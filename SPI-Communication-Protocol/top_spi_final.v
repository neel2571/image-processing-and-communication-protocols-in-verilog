==> flow/design.v <==
`timescale 1ns / 1ps
module top_spi_final(data_inp, load, clk, rst, ss0, ss1, ss2, mosi, master_data1, slave_data1, slave_data2, slave_data3);
input clk, ss0, ss1, ss2, load, rst;  
input [0:7] data_inp;  
output reg mosi;  
output reg [0:7] master_data1, slave_data1, slave_data2, slave_data3;  
always@(posedge clk)
begin
    if(rst) begin
        master_data1 <= 8'b0;  
        slave_data1 <= 8'b0;
        slave_data2 <= 8'b0;
        slave_data3 <= 8'b0;
        mosi <= 0;
        end
    if(load) begin
        master_data1 <= data_inp;  
        mosi <= master_data1[7];
        end
    if(ss0 == 1) begin  
        slave_data1[0] <= master_data1[7];
        master_data1[0] <= slave_data1[7];
        master_data1[1:7] <= master_data1[0:6];
        slave_data1[1:7] <= slave_data1[0:6];
        mosi <= master_data1[7];
    end
    else if(ss1 == 1) begin  
        slave_data2[0] <= master_data1[7];
        master_data1[0] <= slave_data2[7];
        master_data1[1:7] <= master_data1[0:6];
        slave_data2[1:7] <= slave_data2[0:6];
        mosi <= master_data1[7];
    end
    else if(ss2 == 1) begin  
        slave_data3[0] <= master_data1[7];
        master_data1[0] <= slave_data3[7];
        master_data1[1:7] <= master_data1[0:6];
        slave_data3[1:7] <= slave_data3[0:6];
        mosi <= master_data1[7];
    end
end
endmodule
---- From RTL to reports: top_spi_final ----
What the tools print for top_spi_final, step after step.
Lines are those of the file above, counted from 1.
Operators: Yosys type, input widths -> output width; for muxes data width and select width s.
Library cell names are shortened.
A cell with n/a has no value.
set-up
  design top .............................. top_spi_final
  clock input ............................. clk
  library ................................. sky130hd
  timing corner ........................... tt_025C_1v80

---- After elaboration ----
Source: Yosys, flattened and elaborated, memories not mapped. Widths are those after wreduce. Registers that Yosys merges into a memory's read port (data or address) are not register bits. Print and check cells do not count. Equal cells are merged and count once.
storage and ports
  latch bits .............................. 0
  bits of input ports ..................... 14
  clocked read ports x word width ......... 0
  bits in read-only memories .............. 0
  register bits after elaboration ......... 33
  RAM bits ................................ 0
  cells after elaboration ................. 37
  memories ................................ 0
cells by class
  bitwise operators ....................... 0
  $add $sub $neg .......................... 0
  mux-type cells .......................... 30
  div/mod/pow operators ................... 0
  eq/ne operators ......................... 0
  reductions and logical operators ........ 2
  multipliers ............................. 0
  order comparisons ....................... 0
  shift-type cells ........................ 0
operators with widths
  operator           number
  $mux 7             13
  $mux 1             17
  $reduce_bool 5->1  1
  $reduce_bool 2->1  1

---- Logic depth ----
Yosys ltp: most cells in a row. Word level: on the elaborated netlist, between registers, memories and ports. Mapped: between sequential cells and ports; inverters and the memories' decode and read muxes count.
depth
  depth after elaboration ................. 5
  ABC_AREA ................................ 0
  depth in mapped cells ................... 5

---- Mapped cells and area ----
The flow's flattened synthesis, as Yosys stat reports it; memories are mapped. The netlist is that of the ABC_AREA named above (0 if unset); the other value can give another one.
mapped netlist
  cells in the netlist .................... 127
  sequential part of the area ............. 830.8 µm²
  chip area (Yosys) ....................... 1308.8 µm²
  buffers ................................. 7
  mapped flip-flops ....................... 33
cell types
  cell type  number
  edfxtp_1   17
  dfxtp_1    16
  nand2_1    31
  nand2b_1   16
  o21ai_0    16
  and2_1     8
  nand3_1    7
  buf_2      3
  nor3b_2    1
  or3_1      2
  clkbuf_1   3
  a32oi_1    1
  a22oi_1    1
  o21a_1     1
  nor2b_1    1
  or2_2      1
  nor3_1     1
  buf_1      1

---- Worst setup path after synthesis ----
Path of least setup slack by OpenSTA after synthesis, without wires, with an ideal clock, recovery checks aside; 20% of the period is set as input and as output delay. Where synthesis merged equal registers, the netlist keeps one of their names.
timing post-synthesis
  kind .................................... input to register
  from .................................... input port ss1
  to ...................................... register master_data1[0]
  required time ........................... 1.251 ns
  library setup time ...................... 0.299 ns
  slack ................................... -0.009 ns
  stages on the path ...................... 3
  buffers on the path ..................... 1
  arrival time ............................ 1.260 ns
  clock period ............................ 1.55 ns
  path delay .............................. 1.249 ns
  period reached after synthesis .......... 1.559 ns
"path delay" = arrival - input delay + setup time.
"stages on the path": output pins that drive a net of the path, with the launching flip-flop's if there is one; two outputs of one cell count as two.
"period reached after synthesis" = period - worst setup slack (recovery checks aside). The figure is calculated, with input and output delays left at 20% of the set period.
The rows between start and end are the longest chain of elaborated cells between them; the timing report does not say that the signal goes this way. Where chains are equally long, one stands for them.
A line is the first line of the expression or statement that the cell stems from. Yosys adds cells for indexed reads and writes and turns some case tables into memories.
A register here has more assigning lines than the two given.
The path ends at the enable pin of a flip-flop; only ways to that pin are counted.
on the way, post-synthesis
  path through ............................ or3_1 > buf_2 > or3_1
  cells in the longest elaborated chain ... 1
  elaborated cells between the ends (all ways) .. 1
  source lines of those cells ............. 0
  classes of those cells .................. reduce/logical (1)
RTL lines, path post-synthesis
  item                RTL line  source
  start: declaration  3         input clk, ss0, ss1, ss2, load, rst;
  $reduce_bool 5->1   n/a
  end: assignment     17        master_data1 <= data_inp;
  end: assignment     22        master_data1[0] <= slave_data1[7];
  end: declaration    6         output reg [0:7] master_data1, slave_data1, slave_data2, slave_data3;

---- Worst path after layout ----
Path of least setup slack in the final report of flow run A (OpenROAD, finished layout, wires in). Where an end is a register, its clock arrival counts in the times.
timing after layout
  kind .................................... register to output
  from .................................... register master_data1[7]
  to ...................................... output port master_data1[7]
  buffers on the path ..................... 1
  required time ........................... 1.45 ns
  stages on the path ...................... 2
  output delay ............................ 0.36 ns
  clock period ............................ 1.81 ns
  slack ................................... 0.12 ns
  arrival time ............................ 1.32 ns
A register here has more assigning lines than the two given.
on the way, after layout
  path through ............................ edfxtp_1 > clkdlybuf4s50_1
  cells in the longest elaborated chain ... 0
  elaborated cells between the ends (all ways) .. 0
  source lines of those cells ............. 0
RTL lines, path after layout
  item                RTL line  source
  start: declaration  6         output reg [0:7] master_data1, slave_data1, slave_data2, slave_data3;
  start: assignment   17        master_data1 <= data_inp;
  start: assignment   23        master_data1[1:7] <= master_data1[0:6];
  end: declaration    6

Hand-over note for top_spi_final

Measured results for top_spi_final: 2 stored runs of the Yosys and OpenROAD flow on sky130hd. The settings differ; the order carries no meaning. The constraints put input and output delay at 20% of the set period each and load the outputs with 0.01 pF.

Flow files of flow run A
==> flow/run.sh <==
#!/bin/bash
# the make line also repeats the synthesis and layout settings of config.mk as NAME=value (left out here)
make -C /OpenROAD-flow-scripts/flow DESIGN_CONFIG=/design/flow/config.mk WORK_HOME=/design/flow/orfs CLKGATE_MAP_FILE= finish
==> flow/config.mk <==
export PLATFORM = sky130hd
export DESIGN_NAME = top_spi_final
export DESIGN_NICKNAME = top_spi_final
export VERILOG_FILES = /design/flow/design.v
export SDC_FILE = /design/flow/constraint.sdc
export NUM_CORES = 4
export LEC_CHECK = 0
export CAP_MARGIN = 20
export CORE_MARGIN = 2
export CORE_UTILIZATION = 45
export SLEW_MARGIN = 20
==> flow/constraint.sdc <==
create_clock -name core_clock -period 1.81 [get_ports {clk}]
set_input_delay 0.3620 -clock core_clock [delete_from_list [all_inputs] [get_ports {clk}]]
set_output_delay 0.3620 -clock core_clock [all_outputs]
set_load 0.01 [all_outputs]

report of flow run A
yosys chip area after synthesis (um^2): 1308.8
finish__design__die__area: 3355.9
finish__design__instance__area__stdcell: 1888.1
finish__design__instance__utilization: 0.6847
finish__timing__setup__ws: 0.123
finish__timing__hold__ws: 0.481

Flow files of flow run B
==> flow/run.sh <==
#!/bin/bash
# the make line also repeats the synthesis and layout settings of config.mk as NAME=value (left out here)
make -C /OpenROAD-flow-scripts/flow DESIGN_CONFIG=/design/flow/config.mk WORK_HOME=/design/flow/orfs CLKGATE_MAP_FILE= finish
==> flow/config.mk <==
export PLATFORM = sky130hd
export DESIGN_NAME = top_spi_final
export DESIGN_NICKNAME = top_spi_final
export VERILOG_FILES = /design/flow/design.v
export SDC_FILE = /design/flow/constraint.sdc
export NUM_CORES = 4
export LEC_CHECK = 0
export ABC_AREA = 1
export CAP_MARGIN = 20
export CELL_PAD_IN_SITES_GLOBAL_PLACEMENT = 0
export CORE_MARGIN = 2
export CORE_UTILIZATION = 19
export GPL_ROUTABILITY_DRIVEN = 0
export GPL_TIMING_DRIVEN = 1
export MIN_ROUTING_LAYER = met2
export PLACE_DENSITY_LB_ADDON = 0.19
export SETUP_SLACK_MARGIN = 0.48
export SLEW_MARGIN = 25
==> flow/constraint.sdc <==
create_clock -name core_clock -period 1.84 [get_ports {clk}]
set_input_delay 0.3680 -clock core_clock [delete_from_list [all_inputs] [get_ports {clk}]]
set_output_delay 0.3680 -clock core_clock [all_outputs]
set_load 0.01 [all_outputs]

report of flow run B
yosys chip area after synthesis (um^2): 1470.2
finish__design__die__area: 8457.6
finish__design__instance__area__stdcell: 2214.6
finish__design__instance__utilization: 0.2911
finish__timing__setup__ws: 0.517
finish__timing__hold__ws: 0.481

End of note.
